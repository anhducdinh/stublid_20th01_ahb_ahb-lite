==> flow/design.v <==
module ahb_s2m_s2
(
       input   wire         HRESETn
     , input   wire         HCLK
     , input   wire         HSELd
     , input   wire         HSEL0
     , input   wire         HSEL1
     , output  reg   [31:0] HRDATA
     , output  reg   [ 1:0] HRESP
     , output  reg          HREADY
     , input   wire  [31:0] HRDATA0
     , input   wire  [ 1:0] HRESP0
     , input   wire         HREADY0
     , input   wire  [31:0] HRDATA1
     , input   wire  [ 1:0] HRESP1
     , input   wire         HREADY1
     , input   wire  [31:0] HRDATAd
     , input   wire  [ 1:0] HRESPd
     , input   wire         HREADYd
);
  localparam D_HSEL0 = 3'h1;
  localparam D_HSEL1 = 3'h2;
  localparam D_HSELd = 3'h4;
  wire [2:0] _hsel = {HSELd,HSEL1,HSEL0};
  reg  [2:0] _hsel_reg;
  always @ (posedge HCLK or negedge HRESETn) begin
    if (HRESETn==1'b0)   _hsel_reg <= 3'h0;
    else if(HREADY) _hsel_reg <= _hsel;  
  end
  always @ (_hsel_reg or HREADYd or HREADY0 or HREADY1) begin
    case(_hsel_reg)
      D_HSEL0: HREADY = HREADY0;
      D_HSEL1: HREADY = HREADY1;
      D_HSELd: HREADY = HREADYd;
      default: HREADY = 1'b1;
    endcase
  end
  always @ (_hsel_reg or HRDATAd or HRDATA0 or HRDATA1) begin
    case(_hsel_reg)
      D_HSEL0: HRDATA = HRDATA0;
      D_HSEL1: HRDATA = HRDATA1;
      D_HSELd: HRDATA = HRDATAd;
      default: HRDATA = 32'b0;
    endcase
  end
  always @ (_hsel_reg or HRESPd or HRESP0 or HRESP1) begin
    case(_hsel_reg)
      D_HSEL0: HRESP = HRESP0;
      D_HSEL1: HRESP = HRESP1;
      D_HSELd: HRESP = HRESPd;
      default: HRESP = 2'b01;  
    endcase
  end
endmodule
## From RTL to reports: ahb_s2m_s2

What the tools print for ahb_s2m_s2, step after step.
Line numbers count from 1 in the design file above.
Operators carry their Yosys type and port widths (W data, S select, Z words).
Library cell names are shortened.
Not given: -

- Design top: ahb_s2m_s2
- Clock input: HCLK
- Standard-cell library: sky130hd
- Corner: tt_025C_1v80

## Elaborated design

Source: Yosys, flattened and elaborated, memories not mapped. Widths are those after wreduce; folded enables and synchronous resets count as part of the registers. Registers that Yosys merges into a memory's read port (data or address) are not register bits. Print and check cells do not count. Equal cells are merged and count once.

- Bits in registers: 3
- Output and inout bits: 35
- Elaborated cells: 7
- Input bits: 110

- Equality and inequality tests: 3
- Multiplexer cells: 3

Operators with widths:

| kind | count |
|---|---|
| $pmux W32 S3 | 1 |
| $pmux W2 S3 | 1 |
| $eq A3 B1 Y1 const B | 1 |
| $eq A3 B2 Y1 const B | 1 |
| $eq A3 B3 Y1 const B | 1 |
| $pmux W1 S3 | 1 |

## Logic depth

Yosys ltp: most cells in a row. Word level: on the elaborated netlist, between registers, memories and ports. Mapped: between sequential cells and ports; inverters and the memories' decode and read muxes count.

- Depth after elaboration: 2
- ABC_AREA: 0
- Mapped depth: 5
- Gate-level depth less buffers: 3

## After synthesis

Yosys stat after the flow's synthesis: flattened, memories mapped to cells. It holds for the ABC_AREA given above (unset counts as 0); a run with the other value may have another netlist.
The area totals of this step are shown rounded.

- Cell count: 135
- Flip-flop cells: 3
- Chip area (Yosys): 862 um^2
- Buffers: 15
- Sequential part of the area: 75.1 um^2

Cell types:

| cell | count | total area (um^2) |
|---|---|---|
| a22oi_1 | 34 | 255.245 |
| o21ai_1 | 30 | 150.144 |
| nand2_1 | 33 | 123.869 |
| dfrtp_1 | 3 | 75.072 |
| buf_4 | 6 | 45.043 |
| buf_8 | 3 | 45.043 |
| nor4b_2 | 2 | 30.029 |
| nor3b_4 | 1 | 18.768 |
| buf_2 | 3 | 15.014 |
| nor3_1 | 3 | 15.014 |
| o21ai_0 | 3 | 15.014 |
| nor2b_1 | 2 | 12.512 |
| clkbuf_1 | 3 | 11.261 |
| nor2_1 | 3 | 11.261 |
| o22a_1 | 1 | 8.758 |
| or3b_1 | 1 | 8.758 |
| a21o_1 | 1 | 7.507 |
| inv_1 | 2 | 7.507 |
| nor2_2 | 1 | 6.256 |

## Timing after synthesis

OpenSTA on the mapped netlist: ideal clock, no wires. The path of least setup slack (recovery checks aside). Input and output delay are each 20% of the period. Register names are those of the netlist, which keeps one name where synthesis merged equal registers.

- Path type: register to output
- Start point: register _hsel_reg[2]
- End point: output port HRDATA[0]
- Slack: 0.324 ns
- Time at the first pin: 0.000 ns
- Delay of the path: 1.140 ns
- Arrival time: 1.140 ns
- Path buffers: 2
- Output delay: 0.366 ns
- Stages: 6
- Required time: 1.464 ns
- Period: 1.83 ns
- Period reached after synthesis: 1.506 ns

"delay of the path" is the arrival time less input delay plus setup time.
A path that ends at an output port has no setup time.
"stages" counts driving pins, that of a launching flip-flop among them; a cell with two outputs on the path counts twice.
"period reached after synthesis" is the clock period less the worst setup slack; recovery checks do not enter. This is arithmetic on one report: input and output delays are still those of the set period (20% each).
Between the ends stands the longest chain of elaborated cells between them, by number of cells; it is not shown to be the way that was timed. Of several equally long chains one is given.
Each line given opens the expression or statement behind the cell; cells for indexed reads and writes are added by Yosys, which also makes memories of some case tables.

- Cell sequence: dfrtp_1 -> nor2b_1 -> buf_4 -> buf_8 -> a22oi_1 -> o21ai_1
- Cells in the longest elaborated chain: 2
- Elaborated cells on any way between the ends: 4
- Those cells by class: eq/ne (3); mux (1)

Ends and longest elaborated chain, after synthesis:

| what | line | text |
|---|---|---|
| from (decl) | 25 | `reg  [2:0] _hsel_reg;` |
| from (assign) | 27 | `if (HRESETn==1'b0)   _hsel_reg <= 3'h0;` |
| from (assign) | 28 | `else if(HREADY) _hsel_reg <= _hsel;` |
| $eq A3 B3 Y1 | 39 | `case(_hsel_reg)` |
| $pmux W32 S3 | 39 |  |
| to (decl) | 8 | `, output  reg   [31:0] HRDATA` |

## Worst path after layout

Path of least setup slack in the final report of entry B (OpenROAD, finished layout, wires in). Where an end is a register, its clock arrival counts in the times.

- Path type: register to output
- Start point: register _hsel_reg[1]
- End point: output port HRDATA[9]
- Required time: 1.09 ns
- Slack: -0.56 ns
- Output delay: 0.27 ns
- Path buffers: 5
- Period: 1.36 ns
- Stages: 9
- Arrival time: 1.64 ns
- Time at the first pin: 0.24 ns

Between the ends stands the longest chain of elaborated cells between them, by number of cells; it is not shown to be the way that was timed. Of several equally long chains one is given.

- Cell sequence: dfrtp_2 -> buf_12 -> nor3b_4 -> buf_6 -> buf_6 -> buf_12 -> nand2_2 -> o21ai_1 -> buf_2
- Cells in the longest elaborated chain: 2
- Elaborated cells on any way between the ends: 4
- Those cells by class: eq/ne (3); mux (1)

Ends and longest elaborated chain, after layout:

| what | line | text |
|---|---|---|
| from (decl) | 25 | `reg  [2:0] _hsel_reg;` |
| from (assign) | 27 | `if (HRESETn==1'b0)   _hsel_reg <= 3'h0;` |
| from (assign) | 28 | `else if(HREADY) _hsel_reg <= _hsel;` |
| $eq A3 B3 Y1 | 39 | `case(_hsel_reg)` |
| $pmux W32 S3 | 39 |  |
| to (decl) | 8 | `, output  reg   [31:0] HRDATA` |

Memo
Re: implementation data of ahb_s2m_s2

Measured data: module ahb_s2m_s2, platform sky130hd, 2 stored runs of the flow under differing settings, order arbitrary. Input and output delays are each 20% of the period that was set; the output load is 0.01 pF.
Measured values are rounded.
Among the settings, . means not set for that run.
Results: . = not shown.

| setting or result | entry A | entry B |
|---|---|---|
| period_ns | 1.1 | 1.36 |
| CORE_UTILIZATION | 34 | 24 |
| SETUP_SLACK_MARGIN | -0.05 | . |
| PLACE_DENSITY | 0.9 | 0.86 |
| GPL_ROUTABILITY_DRIVEN | 1 | 1 |
| SLEW_MARGIN | 5 | 0 |
| MAX_ROUTING_LAYER | met4 | met5 |
| CAP_MARGIN | 20 | 20 |
| CORE_MARGIN | 2 | 7 |
| CELL_PAD_IN_SITES_DETAIL_PLACEMENT | . | 0 |
| CTS_CLUSTER_SIZE | . | 80 |
| smallest setup slack (ns) | . | -0.557 |
| cell area after synthesis (um^2) | . | 862 |
| setup total negative slack (ns) | . | -16.6 |
| overall die area (um^2) | . | 5470 |
| post-route utilization (%) | . | 80.8 |

Entry A: unfinished; error GPL-0301 in placement
